==> flow/design.v <==
module lab3_combined(s, o, B, s2, en, R, clock, D, sd);
	parameter N = 32;
	input [4:0] s;
   input [4:0] s2;
	input [4:0]sd; 
	output [N-1:0] B, o;
	wire [N-1:0] m;
	input en;
	input R;
	input clock;
	input [31:0] D;
	wire [31:0] Q0, Q1, Q2, Q3, Q4, Q5, Q6, Q7, Q8, Q9, Q10, Q11, Q12, Q13, Q14, Q15, Q16, Q17, Q18, Q19, Q20, Q21, Q22, Q23, Q24, Q25, Q26, Q27, Q28, Q29, Q30, Q31;
	lab3_mux instA(o,Q0, Q1, Q2, Q3, Q4, Q5, Q6, Q7, Q8, Q9, Q10, Q11, Q12, Q13, Q14, Q15, Q16, Q17, Q18, Q19, Q20, Q21, Q22, Q23, Q24, Q25, Q26, Q27, Q28, Q29, Q30, Q31, s); 
	lab3_mux instB(B,Q0, Q1, Q2, Q3, Q4, Q5, Q6, Q7, Q8, Q9, Q10, Q11, Q12, Q13, Q14, Q15, Q16, Q17, Q18, Q19, Q20, Q21, Q22, Q23, Q24, Q25, Q26, Q27, Q28, Q29, Q30, Q31, s2); 
	lab3_decoder instX(sd,m, en);
	lab3_register inst0(m[0], Q0, D, R, clock); 
	lab3_register inst1(m[1], Q1, D, R, clock);
	lab3_register inst2(m[2], Q2, D, R, clock);
	lab3_register inst3(m[3], Q3, D, R, clock);
	lab3_register inst4(m[4], Q4, D, R, clock);
	lab3_register inst5(m[5], Q5, D, R, clock);
	lab3_register inst6(m[6], Q6, D, R, clock);
	lab3_register inst7(m[7], Q7, D, R, clock);
	lab3_register inst8(m[8], Q8, D, R, clock);
	lab3_register inst9(m[9], Q9, D, R, clock);
	lab3_register inst10(m[10], Q10, D, R, clock);
	lab3_register inst11(m[11], Q11, D, R, clock);
	lab3_register inst12(m[12], Q12, D, R, clock);
	lab3_register inst13(m[13], Q13, D, R, clock);
	lab3_register inst14(m[14], Q14, D, R, clock);
	lab3_register inst15(m[15], Q15, D, R, clock);
	lab3_register inst16(m[16], Q16, D, R, clock);
	lab3_register inst17(m[17], Q17, D, R, clock);
	lab3_register inst18(m[18], Q18, D, R, clock);
	lab3_register inst19(m[19], Q19, D, R, clock);
	lab3_register inst20(m[20], Q20, D, R, clock);
	lab3_register inst21(m[21], Q21, D, R, clock);
	lab3_register inst22(m[22], Q22, D, R, clock);
	lab3_register inst23(m[23], Q23, D, R, clock);
	lab3_register inst24(m[24], Q24, D, R, clock);
	lab3_register inst25(m[25], Q25, D, R, clock);
	lab3_register inst26(m[26], Q26, D, R, clock);
	lab3_register inst27(m[27], Q27, D, R, clock);
	lab3_register inst28(m[28], Q28, D, R, clock);
	lab3_register inst29(m[29], Q29, D, R, clock);
	lab3_register inst30(m[30], Q30, D, R, clock);
	lab3_register inst31(m[31], Q31, D, R, clock);
endmodule
module lab3_decoder(s,m, en); 
	output reg [31:0]m; 
	input [4:0]s; 
	input en;
	always @(s or en)   
	begin 
		if (en == 1'b1) 
		case (s) 
			5'b00000: m = 1;
			5'b00001: m = 2;
			5'b00010: m = 4;
			5'b00011: m = 8;
			5'b00100: m = 16;
			5'b00101: m = 32;
			5'b00110: m = 64;
			5'b00111: m = 128;
			5'b01000: m = 256;
			5'b01001: m = 512;
			5'b01010: m = 1024;
			5'b01011: m = 2048;
			5'b01100: m = 4096;
			5'b01101: m = 8192;
			5'b01110: m = 16384;
			5'b01111: m = 32768;
			5'b10000: m = 65536;
			5'b10001: m = 131072;
			5'b10010: m = 262144;
			5'b10011: m = 524288;
			5'b10100: m = 1048576;
			5'b10101: m = 2097152;
			5'b10110: m = 4194304;
			5'b10111: m = 8388608;
			5'b11000: m = 16777216;
			5'b11001: m = 33554432;
			5'b11010: m = 67108864;
			5'b11011: m = 134217728;
			5'b11100: m = 268435456;
			5'b11101: m = 536870912;
			5'b11110: m = 1073741824;
			5'b11111: m = 2147483648;
			default: m = 1'bx; 
		endcase 
		if (en == 0) m = 1'b1; 
	end 
endmodule
module lab3_mux(o, i0,i1,i2, i3, i4, i5,i6,i7,i8,i9,i10,i11,i12,i13,i14,i15,i16,i17,i18,i19,i20,i21,i22,i23,i24,i25,i26,i27,i28,i29,i30,i31, s);
   parameter N=4;
	input [N-1:0] i0,i1,i2, i3, i4, i5,i6,i7,i8,i9,i10,i11,i12,i13,i14,i15,i16,i17,i18,i19,i20,i21,i22,i23,i24,i25,i26,i27,i28,i29,i30,i31;
   input [4:0] s;
   output reg [N-1:0] o;
	always @(s, i0,i1,i2, i3, i4, i5,i6,i7,i8,i9,i10,i11,i12,i13,i14,i15,i16,i17,i18,i19,i20,i21,i22,i23,i24,i25,i26,i27,i28,i29,i30,i31)
	begin
		case (s)
			5'b00000 : o = i0;
			5'b00001 : o = i1;
			5'b00010 : o = i2;
			5'b00011 : o = i3;
			5'b00100 : o = i4;
			5'b00101 : o = i5;
			5'b00110 : o = i6;
			5'b00111 : o = i7;
			5'b01000 : o = i8;
			5'b01001 : o = i9;
			5'b01010 : o = i10;
			5'b01011 : o = i11;
			5'b01100 : o = i12;
			5'b01101 : o = i13;
			5'b01110 : o = i14;
			5'b01111 : o = i15;
			5'b10000 : o = i16;
			5'b10001 : o = i17;
			5'b10010 : o = i18;
			5'b10011 : o = i19;
			5'b10100 : o = i20;
			5'b10101 : o = i21;
			5'b10110 : o = i22;
			5'b10111 : o = i23;
			5'b11000 : o = i24;
			5'b11001 : o = i25;
			5'b11010 : o = i26;
			5'b11011 : o = i27;
			5'b11100 : o = i28;
			5'b11101 : o = i29;
			5'b11110 : o = i30;
			5'b11111 : o = i31;
			default : o = 1'bx;
		endcase
	end
endmodule
module lab3_register (L, Q, D, R, clock);
	parameter N = 32;
	output reg [N-1:0]Q;
	input [N-1:0]D;
	input L;
	input R;
	input clock;
	always @(posedge clock or posedge R) 
	begin
		if(R)
			Q <= 0;
		else if(L)
			Q<= D;
		else 
			Q <= Q;
	end
endmodule	
### From RTL to reports: lab3_combined

Tool output for the design above, in the order of the flow.
Line numbers count from 1 in the design file above.
Operators: Yosys type, input widths -> output width; for muxes data width and select width s.
Library cell names are shortened.
The mark n/a stands for no value.

* top: lab3_combined
* clock input: clock
* cell library: sky130hd
* corner: tt_025C_1v80

### Elaborated design

Source: Yosys, flattened and elaborated, memories not mapped. Widths are those after wreduce; folded enables and synchronous resets count as part of the registers. Registers that Yosys merges into a memory's read port (data or address) are not register bits. Print and check cells do not count. Equal cells are merged and count once.
Yosys's memory passes give these memory sizes; they may raise the number of words (mostly to a power of two), join words into wider ones and drop unused or constant bits.

* bits in registers: 128
* ROM bits: 1024
* memories: 1
* input bits: 50
* output and inout bits: 64
* cells after elaboration: 100

* equality and inequality tests: 62
* multiplexer cells: 3
* reduce/logical cells: 2

Memories
* (no name shown): depth 32, bits a word 32, rd ports 1, write ports 0, RTL line 56 `case (s)`

Operator list (number)
* $pmux 4 s32: 2
* $eq 5x5->1 const B: 32
* $eq 5x4->1 const B: 16
* $eq 5x3->1 const B: 8
* $mux 32: 1
* $eq 5x2->1 const B: 4
* $eq 5x1->1 const B: 2
* $logic_not 5->1: 2

### Longest topological paths

Depth = most cells in a row (Yosys ltp): at word level without a register or memory, in the mapped netlist without a sequential cell, where the memories' decode and read muxes count.

* depth after elaboration: 2
* ABC_AREA: 0
* gate-level depth with buffers: 8
* gate-level depth less buffers: 5

### Synthesis result

Source: synth_stat.txt of the flow (Yosys; design flattened, memories mapped). It holds for the ABC_AREA given above (unset counts as 0); a run with the other value may have another netlist.

* cells in the netlist: 810
* mapped area: 8348.0 sq um
* sequential area: 3203.1 sq um
* flip-flop cells: 128
* buffers: 116

Cells by type
* dfrtp_1: number 128, total area 3.2E+03 sq um
* mux2_2: number 150, total area 1689.12 sq um
* buf_4: number 69, total area 517.997 sq um
* mux2i_1: number 20, total area 200.192 sq um
* nand3_1: number 32, total area 160.154 sq um
* nand2_1: number 41, total area 153.898 sq um
* nor2_1: number 38, total area 142.637 sq um
* a22oi_1: number 18, total area 135.13 sq um
* a31oi_1: number 21, total area 131.376 sq um
* buf_2: number 25, total area 125.12 sq um
* nor2b_1: number 20, total area 125.12 sq um
* o21ai_0: number 21, total area 105.101 sq um
* nand4_1: number 16, total area 100.096 sq um
* a32o_1: number 9, total area 90.086 sq um
* and3b_1: number 10, total area 87.584 sq um
* and3_1: number 13, total area 81.328 sq um
* a32oi_1: number 8, total area 70.067 sq um
* nand3b_1: number 9, total area 67.565 sq um

Other cell types: 50; their cells: 162.
By module: a second synthesis without flattening, with its own total; a netlist apart from the flattened one above.

* cell total of the unflattened synthesis: 2705
* area total of the unflattened synthesis: 46604.7 sq um

Rows give one instance, submodules left out.

Modules
* lab3_register: instances 32, cells 69, area 1348.8 sq um, seq. area 800.8 sq um
* lab3_mux: instances 2, cells 196, area 1381.3 sq um, seq. area 0.0 sq um
* lab3_combined: instances 1, cells 57, area 424.2 sq um, seq. area 0.0 sq um
* lab3_decoder: instances 1, cells 48, area 256.5 sq um, seq. area 0.0 sq um

### Path before layout

OpenSTA on the mapped netlist: ideal clock, no wires. The path of least setup slack (recovery checks aside). Input and output delay are each 20% of the period. Register names are those of the netlist, which keeps one name where synthesis merged equal registers.

* path type: in2out
* start: input s[1]
* end: output o[2]
* clock period: 2410 ps
* external input delay: 482 ps
* output delay: 482 ps
* time at the first pin: 482 ps
* data arrival time: 1741 ps
* required time: 1928 ps
* setup slack: 187 ps
* path delay: 1259 ps
* stages: 6
* path buffers: 1
* period reached after synthesis: 2223 ps

"path delay" is the arrival time less input delay plus setup time.
A path that ends at an output port has no setup time.
"stages": output pins that drive a net of the path, with the launching flip-flop's if there is one; two outputs of one cell count as two.
"period reached after synthesis" = period - worst setup slack (recovery checks aside). The figure is calculated, with input and output delays left at 20% of the set period.
The rows between start and end are the longest chain of elaborated cells between them; the timing report does not say that the signal goes this way. Where chains are equally long, one stands for them.
Each line given opens the expression or statement behind the cell; cells for indexed reads and writes are added by Yosys, which also makes memories of some case tables.

* cell sequence: buf_2 > or4b_1 > a21oi_1 > a221oi_1 > o221a_1 > a21oi_1
* cells in the longest elaborated chain: 2
* elaborated cells on any way between the ends: 33
* RTL lines with such cells: 1
* those cells by class: 31 x eq/ne; 1 x mux; 1 x reduce/logical

RTL lines, path after synthesis
* start, declared: RTL line 3 `input [4:0] s;`
* $eq 5x5->1: RTL line 101 `case (s)`
* $pmux 4 s32: RTL line 101
* end, declared: RTL line 6 `output [N-1:0] B, o;`

Ticket comment

Settings of 2 stored flow runs for module lab3_combined (sky130hd), not sorted in any way. The constraints put input and output delay at 20% of the set period each and load the outputs with 0.01 pF.

### Run A

==> flow/run.sh <==
#!/bin/bash
# the make line also repeats the synthesis and layout settings of config.mk as NAME=value (left out here)
make -C /OpenROAD-flow-scripts/flow DESIGN_CONFIG=/design/flow/config.mk WORK_HOME=/design/flow/orfs CLKGATE_MAP_FILE= finish
==> flow/config.mk <==
export PLATFORM = sky130hd
export DESIGN_NAME = lab3_combined
export DESIGN_NICKNAME = lab3_combined
export VERILOG_FILES = /design/flow/design.v
export SDC_FILE = /design/flow/constraint.sdc
export NUM_CORES = 4
export LEC_CHECK = 0
export CAP_MARGIN = 20
export CELL_PAD_IN_SITES_DETAIL_PLACEMENT = 1
export CELL_PAD_IN_SITES_GLOBAL_PLACEMENT = 3
export CORE_ASPECT_RATIO = 1.74
export CORE_MARGIN = 6
export CORE_UTILIZATION = 53
export CTS_CLUSTER_DIAMETER = 357
export MAX_ROUTING_LAYER = met5
export PLACE_DENSITY_LB_ADDON = 0.09
export SETUP_SLACK_MARGIN = 0.23
export SLEW_MARGIN = 20
export TNS_END_PERCENT = 50
==> flow/constraint.sdc <==
create_clock -name core_clock -period 2.54 [get_ports {clock}]
set_input_delay 0.5080 -clock core_clock [delete_from_list [all_inputs] [get_ports {clock}]]
set_output_delay 0.5080 -clock core_clock [all_outputs]
set_load 0.01 [all_outputs]

Outcome of run A: stopped before the end: placement reported FLW-0024

### Run B

==> flow/run.sh <==
#!/bin/bash
# the make line also repeats the synthesis and layout settings of config.mk as NAME=value (left out here)
make -C /OpenROAD-flow-scripts/flow DESIGN_CONFIG=/design/flow/config.mk WORK_HOME=/design/flow/orfs CLKGATE_MAP_FILE= finish
==> flow/config.mk <==
export PLATFORM = sky130hd
export DESIGN_NAME = lab3_combined
export DESIGN_NICKNAME = lab3_combined
export VERILOG_FILES = /design/flow/design.v
export SDC_FILE = /design/flow/constraint.sdc
export NUM_CORES = 4
export LEC_CHECK = 0
export CAP_MARGIN = 25
export CELL_PAD_IN_SITES_GLOBAL_PLACEMENT = 0
export CORE_ASPECT_RATIO = 1.01
export CORE_MARGIN = 4
export CORE_UTILIZATION = 68
export GPL_ROUTABILITY_DRIVEN = 0
export MIN_ROUTING_LAYER = met2
export PLACE_DENSITY_LB_ADDON = 0.02
export SETUP_SLACK_MARGIN = 0.16
export SLEW_MARGIN = 20
==> flow/constraint.sdc <==
create_clock -name core_clock -period 1.51 [get_ports {clock}]
set_input_delay 0.3020 -clock core_clock [delete_from_list [all_inputs] [get_ports {clock}]]
set_output_delay 0.3020 -clock core_clock [all_outputs]
set_load 0.01 [all_outputs]

Outcome of run B: stopped before the end: routing reported GRT-0116
